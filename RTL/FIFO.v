==> flow/design.v <==
module FIFO #(parameter FIFO_DEPTH = 256, DATA_SIZE=8)(
    input wire [DATA_SIZE-1:0] Data_in,
    input wire wr_en,rd_en,
    input wire rst_n,clk,
    output reg [DATA_SIZE-1:0] Data_out,
    output reg Full,Empty
);
reg [DATA_SIZE-1:0] FIFO [0:FIFO_DEPTH-1];
reg [DATA_SIZE-1:0] Data_out_next;
localparam Counter_Bits = $clog2(FIFO_DEPTH);
reg [Counter_Bits-1:0] counter_reg,counter_next;
reg [Counter_Bits-1 : 0] Head_reg,Head_next,Tail_reg,Tail_next;
always @(posedge clk, negedge rst_n) begin
    if(!rst_n)
    begin
        counter_reg<='b0;
    end
    else
    begin
        counter_reg<=counter_next;
    end
end
always @(*) begin
    if((!Empty && rd_en) && (!Full && wr_en))
    begin
        counter_next = counter_reg;
    end
    else if(!Full && wr_en)
    begin
        counter_next = counter_reg + 1'b1;
    end
    else if(!Empty && rd_en)
    begin
        counter_next = counter_reg - 1'b1;
    end
    else
    begin
        counter_next = counter_reg;
    end
end
always @(counter_reg) begin
    Full = (counter_reg == FIFO_DEPTH);
    Empty =(counter_reg == 'b0);
end
always @(posedge clk, negedge rst_n) begin
    if(!rst_n)
    begin
        Head_reg<='b0;
        Tail_reg<='b0;
    end
    else
    begin
        Head_reg<=Head_next;
        Tail_reg<=Tail_next;
    end
end
always @(*) begin
    if(!Full && wr_en && (Head_reg != FIFO_DEPTH))
    begin
        Head_next = Head_reg + 1'b1;
    end
    else if(!Full && wr_en && (Head_reg == FIFO_DEPTH))
    begin
        Head_next = 'b0;
    end
    else
    begin
        Head_next = Head_reg;
    end
    if(!Empty && rd_en && (Tail_reg != FIFO_DEPTH))
    begin
        Tail_next = Tail_reg + 1'b1;
    end
    else if(!Empty && rd_en && (Tail_reg == FIFO_DEPTH))
    begin
        Tail_next = 'b0;
    end
    else
    begin
        Tail_next = Tail_reg;
    end
end
always @(posedge clk, negedge rst_n) begin
    if(!rst_n)
    begin
        Data_out<='b0;
    end
    else
    begin
        Data_out<=Data_out_next;
    end
end
always @(*) begin
    if(!Empty && rd_en)
    begin
        Data_out_next = FIFO[Tail_reg];
    end
    else
    begin
        Data_out_next = Data_out;    
    end
end
always @(posedge clk) begin
    if(!Full && wr_en)
    begin
        FIFO[Head_reg] <= Data_in;
    end
    else
    begin
        FIFO[Head_reg] <= FIFO[Head_reg];
    end
end
endmodule
# --- Step by step through the tools: FIFO ---
# What the tools print for FIFO, step after step.
# Lines are those of the file above, counted from 1.
# Cell names lack the library's common part.
design:
  top: "FIFO"
  clock: "clk"
  library: "sky130hd"
  lib_corner: "tt_025C_1v80"

# --- Word-level counts ---
# Yosys after proc, flatten, opt, wreduce and memory -nomap, before mapping. Memory bits, and registers merged into a memory's read port (data or address), are not among the register bits. Print and check cells are not counted. Equal cells are merged and count once.
# Memory sizes are those after Yosys's memory passes, which may raise the word count (mostly to a power of two), join words into wider ones and drop unused or constant bits.
classes:
  shifts: 0
  n_reduce_logical: 8
  multipliers: 0
  n_logic: 2
  eq_ne: 1
  muxes: 9
  n_div: 0
  cmp: 0
  addsub: 4
op_table:
  columns: ["op", "n"]
  rows:
  - ["two-way mux 8 bit", 7]
  - ["adder 8 x 1 -> 8 bit with constant B", 3]
  - ["subtractor 8 x 1 -> 8 bit with constant B", 1]
  - ["logical NOT 8 bit", 1]
  - ["AND reduction 2 bit", 2]
  - ["logical AND 1 bit", 2]
  - ["logical NOT 1 bit", 2]
  - ["nonzero test 2 bit", 1]
  - ["two-way mux 1 bit", 2]
  - ["!= test 1 bit with constant B", 1]
  - ["bitwise OR 1 bit", 1]
  - ["NOT 1 bit", 1]
word_totals:
  in_bits: 12
  elab_cells: 28
  register_bits: 24
  latchBits: 0
  romBits: 0
  mem_count: 1
  mem_bits_rw: 2048
  clocked_rd_ports_x_width: 8
mem_list:
  columns: ["name", "size", "word_bits", "read_ports", "write_ports", "line_no", "rtl"]
  rows:
  - ["FIFO", 256, 8, 1, 1, 8, "reg [DATA_SIZE-1:0] FIFO [0:FIFO_DEPTH-1];"]

# --- Depth ---
# Depth = most cells in a row (Yosys ltp): at word level without a register or memory, in the mapped netlist without a sequential cell, where the memories' decode and read muxes count.
depth:
  ltp_word: 6
  ABC_AREA: 0
  depth_mapped: 12

# --- Mapped cells and area ---
# Yosys stat after the flow's synthesis: flattened, memories mapped to cells. It holds for the ABC_AREA given above (unset counts as 0); a run with the other value may have another netlist.
# Totals and module areas in this step are rounded.
synth_totals:
  cell_count: 3763
  flip_flops: 2080
  area_mm2: 0.081
types:
  columns: ["type", "n", "type_area_um2"]
  rows:
  - ["edfxtp_1", 2048, 6.15E+04]
  - ["mux4_2", 531, 1.2E+04]
  - ["nor2_1", 291, 1.09E+03]
  - ["mux2i_1", 85, 850.816]
  - ["dfrtp_1", 32, 800.768]
  - ["mux2_2", 49, 551.779]
  - ["nand2_1", 92, 345.331]
  - ["clkbuf_1", 91, 341.578]
  - ["buf_2", 66, 330.317]
  - ["o22ai_1", 51, 319.056]
  - ["buf_4", 37, 277.766]
  - ["nand3_1", 43, 215.206]
  - ["a221oi_1", 23, 201.443]
  - ["buf_6", 17, 191.434]
  - ["a21oi_1", 33, 165.158]
  - ["ha_1", 11, 137.632]
  - ["a22oi_1", 18, 135.13]
  - ["nor3_1", 27, 135.13]
# Not listed: further types 46, cells in them 218.

# --- Timing after synthesis ---
# Path of least setup slack by OpenSTA after synthesis, without wires, with an ideal clock, recovery checks aside; 20% of the period is set as input and as output delay. Where synthesis merged equal registers, the netlist keeps one of their names.
synth_timing:
  path_type: "input-to-reg"
  start: "input port wr_en"
  end: "register counter_reg[7]"
  setup_slack_ps: 1499
  path_stages: 10
  t_arrival_ps: 2811
  tclk_ps: 4390
  delay_ps: 2013
  setup_ps: 80
  input_delay_ps: 878
  period_less_setup_slack_ps: 2891
# "delay_ps" = arrival - input delay + setup time.
# "path_stages" counts driving pins, that of a launching flip-flop among them; a cell with two outputs on the path counts twice.
# "period_less_setup_slack_ps" is the clock period less the worst setup slack; recovery checks do not enter. This is arithmetic on one report: input and output delays are still those of the set period (20% each).
# Between the ends stands the longest chain of elaborated cells between them, by number of cells; it is not shown to be the way that was timed. Of several equally long chains one is given.
# A line is the first line of the expression or statement that the cell stems from. Yosys adds cells for indexed reads and writes and turns some case tables into memories.
synth_via:
  cell_sequence: "clkbuf_1 -> inv_1 -> ha_1 -> a21o_1 -> a21oi_1 -> nor2b_1 -> o21a_1 -> o41ai_1 -> mux2i_1 -> xnor2_1"
  elab_chain_cells: 3
synth_rtl:
  columns: ["element", "line_no", "rtl"]
  rows:
  - ["start, declared", 3, "input wire wr_en,rd_en,"]
  - ["logical AND 1 bit", 24, "if((!Empty && rd_en) && (!Full && wr_en))"]
  - ["NOT 1 bit", null, null]
  - ["AND reduction 2 bit", null, null]
  - ["end, assigned", 16, "counter_reg<='b0;"]
  - ["end, assigned", 20, "counter_reg<=counter_next;"]
  - ["end, declared", 11, "reg [Counter_Bits-1:0] counter_reg,counter_next;"]

# --- Worst path after layout ---
# Path of least setup slack in the final report of entry B (OpenROAD, finished layout, wires in). Where an end is a register, its clock arrival counts in the times.
# The report prints the path's times to 10 ps; the period is as set.
layout_timing:
  path_type: "reg-to-reg"
  start: "register Tail_reg[0]"
  end: "register Data_out[0]"
  setup_ps: 130
  tclk_ps: 2420
  setup_slack_ps: -560
  path_stages: 13
  t_arrival_ps: 3680
layout_via:
  cell_sequence: "dfrtp_4 -> buf_12 -> buf_8 -> buf_12 -> buf_4 -> mux4_2 -> a22oi_1 -> o21ai_1 -> a21oi_2 -> buf_4 -> nor2_1 -> nor3_1 -> o32ai_1"
layout_rtl:
  columns: ["element", "line_no", "rtl"]
  rows:
  - ["start, declared", 12, "reg [Counter_Bits-1 : 0] Head_reg,Head_next,Tail_reg,Tail_next;"]
  - ["start, assigned", 49, "Tail_reg<='b0;"]
  - ["start, assigned", 54, "Tail_reg<=Tail_next;"]
  - ["end, declared", 5, "output reg [DATA_SIZE-1:0] Data_out,"]
# Chain of elaborated cells between the ends: none given.

## Implementation results

Measured data: module FIFO, platform sky130hd, 2 stored runs of the flow under differing settings, order arbitrary. Input and output delays are each 20% of the period that was set; the output load is 0.01 pF.
Measured values are rounded.

--- entry A ---
==> flow/run.sh <==
#!/bin/bash
# the make line also repeats the synthesis and layout settings of config.mk as NAME=value (left out here)
make -C /OpenROAD-flow-scripts/flow DESIGN_CONFIG=/design/flow/config.mk WORK_HOME=/design/flow/orfs CLKGATE_MAP_FILE= finish
==> flow/config.mk <==
export PLATFORM = sky130hd
export DESIGN_NAME = FIFO
export DESIGN_NICKNAME = FIFO
export VERILOG_FILES = /design/flow/design.v
export SDC_FILE = /design/flow/constraint.sdc
export NUM_CORES = 4
export LEC_CHECK = 0
export CAP_MARGIN = 30
export CELL_PAD_IN_SITES_GLOBAL_PLACEMENT = 3
export CORE_MARGIN = 2
export CORE_UTILIZATION = 71
export CTS_CLUSTER_DIAMETER = 365
export CTS_CLUSTER_SIZE = 70
export HOLD_SLACK_MARGIN = 0.14
export PLACE_DENSITY_LB_ADDON = 0.1
export SETUP_SLACK_MARGIN = -0.1
export SLEW_MARGIN = 20
==> flow/constraint.sdc <==
create_clock -name core_clock -period 3.84 [get_ports {clk}]
set_input_delay 0.7680 -clock core_clock [delete_from_list [all_inputs] [get_ports {clk}]]
set_output_delay 0.7680 -clock core_clock [all_outputs]
set_load 0.01 [all_outputs]

==> results, as YAML <==
outcome: "did not finish, placement stopped with FLW-0024"

--- entry B ---
==> flow/run.sh <==
#!/bin/bash
# the make line also repeats the synthesis and layout settings of config.mk as NAME=value (left out here)
make -C /OpenROAD-flow-scripts/flow DESIGN_CONFIG=/design/flow/config.mk WORK_HOME=/design/flow/orfs CLKGATE_MAP_FILE= finish
==> flow/config.mk <==
export PLATFORM = sky130hd
export DESIGN_NAME = FIFO
export DESIGN_NICKNAME = FIFO
export VERILOG_FILES = /design/flow/design.v
export SDC_FILE = /design/flow/constraint.sdc
export NUM_CORES = 4
export LEC_CHECK = 0
export CAP_MARGIN = 20
export CORE_MARGIN = 2
export CORE_UTILIZATION = 40
export SLEW_MARGIN = 20
==> flow/constraint.sdc <==
create_clock -name core_clock -period 2.42 [get_ports {clk}]
set_input_delay 0.4840 -clock core_clock [delete_from_list [all_inputs] [get_ports {clk}]]
set_output_delay 0.4840 -clock core_clock [all_outputs]
set_load 0.01 [all_outputs]

==> results, as YAML <==
results:
  fin_tns_ps: -4400
  final_setup_ws_ps: -560
  design_die_area_mm2: 0.21
  ys_area_mm2: 0.081
  final_stdcell_area_mm2: 0.098
